==> flow/design.v <==
module lcd_sync
	#(
		parameter H_LINE = 0,
		parameter H_FRONT_PORCH = 0,
		parameter H_SYNC_WIDTH = 0,
		parameter H_BACK_PORCH = 0,
		parameter V_LINE = 0,
		parameter V_FRONT_PORCH = 0,
		parameter V_SYNC_WIDTH   = 0,
		parameter V_BACK_PORCH = 0 
	)
	(
		input wire clk,
		input wire rest_n,
		output wire lcd_clk,
		output wire lcd_pwm,
		output wire lcd_hsync, 
		output wire lcd_vsync, 
		output wire lcd_de,
		output wire [10:0] o_x,
		output wire [10:0] o_y,
		output wire [16:0] addr
	);
	reg [10:0] counter_hs; 					 
	reg [10:0] counter_vs; 					 
	localparam HS_STA = 0;					 
	localparam HS_END = HS_STA + H_SYNC_WIDTH;		 
	localparam HA_STA = H_BACK_PORCH;			 
	localparam HA_END = HA_STA + H_LINE;			 
	localparam VS_STA = V_BACK_PORCH + V_LINE + V_FRONT_PORCH;	 
	localparam VS_END = VS_STA + V_SYNC_WIDTH;    			 
	localparam VA_STA = V_BACK_PORCH;			 
	localparam VA_END = VA_STA + V_LINE;			 
	localparam LINE   = H_BACK_PORCH + H_LINE + H_FRONT_PORCH;	 
	localparam SCREEN = V_BACK_PORCH + V_LINE + V_FRONT_PORCH;	 
	always @ (negedge clk)
	begin
    		if (rest_n == 1'b0)   
    		begin
    			counter_hs <= 0;
    			counter_vs <= 0;
    		end
		else  
		begin
			if (counter_hs == LINE)   
			begin
				counter_hs <= 0;
				counter_vs <= counter_vs + 1;
			end
			else
			begin
				counter_hs <= counter_hs + 1;
			end
			if (counter_vs == SCREEN)   
				counter_vs <= 0;
		end
	end
	assign lcd_clk = (rest_n == 1) ? clk : 1'b0;
	assign lcd_pwm = (rest_n == 1) ? 1'b1 : 1'b0;
	assign lcd_hsync = ~((counter_hs >= HS_STA) & (counter_hs < HS_END));
	assign lcd_vsync = ~((counter_vs >= VS_STA) & (counter_vs < VS_END));
	assign lcd_de = (counter_hs >= HA_STA) & (counter_hs < HA_END-1) & (counter_vs >= VA_STA) & (counter_vs < VA_END-1); 
	assign o_x = (lcd_de == 0) ? 0 : (counter_hs - HA_STA);
	assign o_y = (lcd_de == 0) ? 0 : (counter_vs - VA_STA);
	assign addr = o_y * H_LINE + o_x;
endmodule
# Tool chain data of lcd_sync
# The steps from the RTL of lcd_sync to its reports follow in flow order.
# Line numbers count from 1 in the design file above.
# Cell names lack the library's common part.
# Not given: -
# inputs
top_module,lcd_sync
clk_port,clk
cell_library,sky130hd
pvt_corner,tt_025C_1v80

# Elaborated design
# Counts by Yosys on the flattened word-level netlist (proc, flatten, opt, wreduce; memories kept). Register bits leave out memories and registers merged into their read ports (data or address); mux counts leave out enables and synchronous resets folded into registers. Print and check cells are left out. Cells with the same type and inputs are merged into one.
# word_totals
reg_bits,22
inputBits,2
out_inout_bits,44
wordCells,26
# op_classes
add_sub_neg,2
cmp,6
n_mux,4
bitwise,8
reduce_and_logical,4
# op_table
cell,n
< comparator 11 x 32 -> 1 bit (second input constant),2
adder 11 x 1 -> 11 bit (second input constant),2
greater-or-equal comparator 11 x 1 -> 1 bit (second input constant),2
< comparator 11 x 1 -> 1 bit (second input constant),2
zero test 11 bit,2
2-to-1 mux 11 bit,2
AND 1 bit,5
OR reduction 2 bit,2
NOT 1 bit,3
2-to-1 mux 1 bit,2

# Longest topological paths
# Depth = most cells in a row (Yosys ltp): at word level without a register or memory, in the mapped netlist without a sequential cell, where the memories' decode and read muxes count.
# logic_depth
ltp_word,5
abc_area,0
mapped_depth,6
ltp_nobuf,6

# Netlist
# The flow's flattened synthesis, as Yosys stat reports it; memories are mapped. The netlist is that of the ABC_AREA named above (0 if unset); the other value can give another one.
# types
cell,n,type_area_um2
dfxtp_1,22,440.422
buf_4,21,157.651
xnor2_1,7,61.309
nor2_1,15,56.304
xor2_1,6,52.55
ha_1,4,50.048
nor4_4,2,42.541
nand2_1,11,41.29
and3_1,5,31.28
or3_1,5,31.28
a21oi_1,5,25.024
nand4_2,2,25.024
o21ai_0,5,25.024
inv_1,5,18.768
nand4_1,3,18.768
nand3_1,3,15.014
and2_1,2,12.512
nor2b_1,2,12.512
# Other cell types: 12; their cells: 14.
# synth_totals
stdcells,139
yosys_area_um2,1216.2
sequential_area_um2,440.4
flip_flops,22
buffers,22

Subject: lcd_sync on sky130hd, stored results

Hello all,

lcd_sync through Yosys and OpenROAD on sky130hd: 2 stored runs, unordered, with their settings and measured results. The constraints put input and output delay at 20% of the set period each and load the outputs with 0.01 pF.
By "power.total_uw" is meant OpenSTA's value without simulated activity: inputs other than the clock are taken to toggle once in ten clock periods, and the tool carries that through the logic.

Entry A, flow files:
==> flow/run.sh <==
#!/bin/bash
# the make line also repeats the synthesis and layout settings of config.mk as NAME=value (left out here)
make -C /OpenROAD-flow-scripts/flow DESIGN_CONFIG=/design/flow/config.mk WORK_HOME=/design/flow/orfs CLKGATE_MAP_FILE= finish
==> flow/config.mk <==
export PLATFORM = sky130hd
export DESIGN_NAME = lcd_sync
export DESIGN_NICKNAME = lcd_sync
export VERILOG_FILES = /design/flow/design.v
export SDC_FILE = /design/flow/constraint.sdc
export NUM_CORES = 4
export LEC_CHECK = 0
export CAP_MARGIN = 20
export CORE_ASPECT_RATIO = 0.58
export CORE_MARGIN = 2
export CORE_UTILIZATION = 69
export GPL_ROUTABILITY_DRIVEN = 0
export MAX_ROUTING_LAYER = met4
export PLACE_DENSITY_LB_ADDON = 0.16
export SLEW_MARGIN = 20
export TNS_END_PERCENT = 60
==> flow/constraint.sdc <==
create_clock -name core_clock -period 2.8 [get_ports {clk}]
set_input_delay 0.5600 -clock core_clock [delete_from_list [all_inputs] [get_ports {clk}]]
set_output_delay 0.5600 -clock core_clock [all_outputs]
set_load 0.01 [all_outputs]

Entry A: no results, placement failed with DPL-0033

Entry B, flow files:
==> flow/run.sh <==
#!/bin/bash
# the make line also repeats the synthesis and layout settings of config.mk as NAME=value (left out here)
make -C /OpenROAD-flow-scripts/flow DESIGN_CONFIG=/design/flow/config.mk WORK_HOME=/design/flow/orfs CLKGATE_MAP_FILE= finish
==> flow/config.mk <==
export PLATFORM = sky130hd
export DESIGN_NAME = lcd_sync
export DESIGN_NICKNAME = lcd_sync
export VERILOG_FILES = /design/flow/design.v
export SDC_FILE = /design/flow/constraint.sdc
export NUM_CORES = 4
export LEC_CHECK = 0
export CAP_MARGIN = 40
export CELL_PAD_IN_SITES_DETAIL_PLACEMENT = 1
export CORE_MARGIN = 2
export CORE_UTILIZATION = 19
export GPL_ROUTABILITY_DRIVEN = 1
export GPL_TIMING_DRIVEN = 1
export MAX_ROUTING_LAYER = met4
export MIN_ROUTING_LAYER = met1
export PLACE_DENSITY_LB_ADDON = 0.06
export SLEW_MARGIN = 15
==> flow/constraint.sdc <==
create_clock -name core_clock -period 2.39 [get_ports {clk}]
set_input_delay 0.4780 -clock core_clock [delete_from_list [all_inputs] [get_ports {clk}]]
set_output_delay 0.4780 -clock core_clock [all_outputs]
set_load 0.01 [all_outputs]

==> results of entry B, as CSV <==
result,value
setupTns_ps,-6371
dieArea_um2,7056.8
yosys_chip_area_um2,1216.2
setup_ws_ps,-213
utilization_frac,0.318
power.total_uw,935.7
finalCellArea_um2,1993.2

Thanks
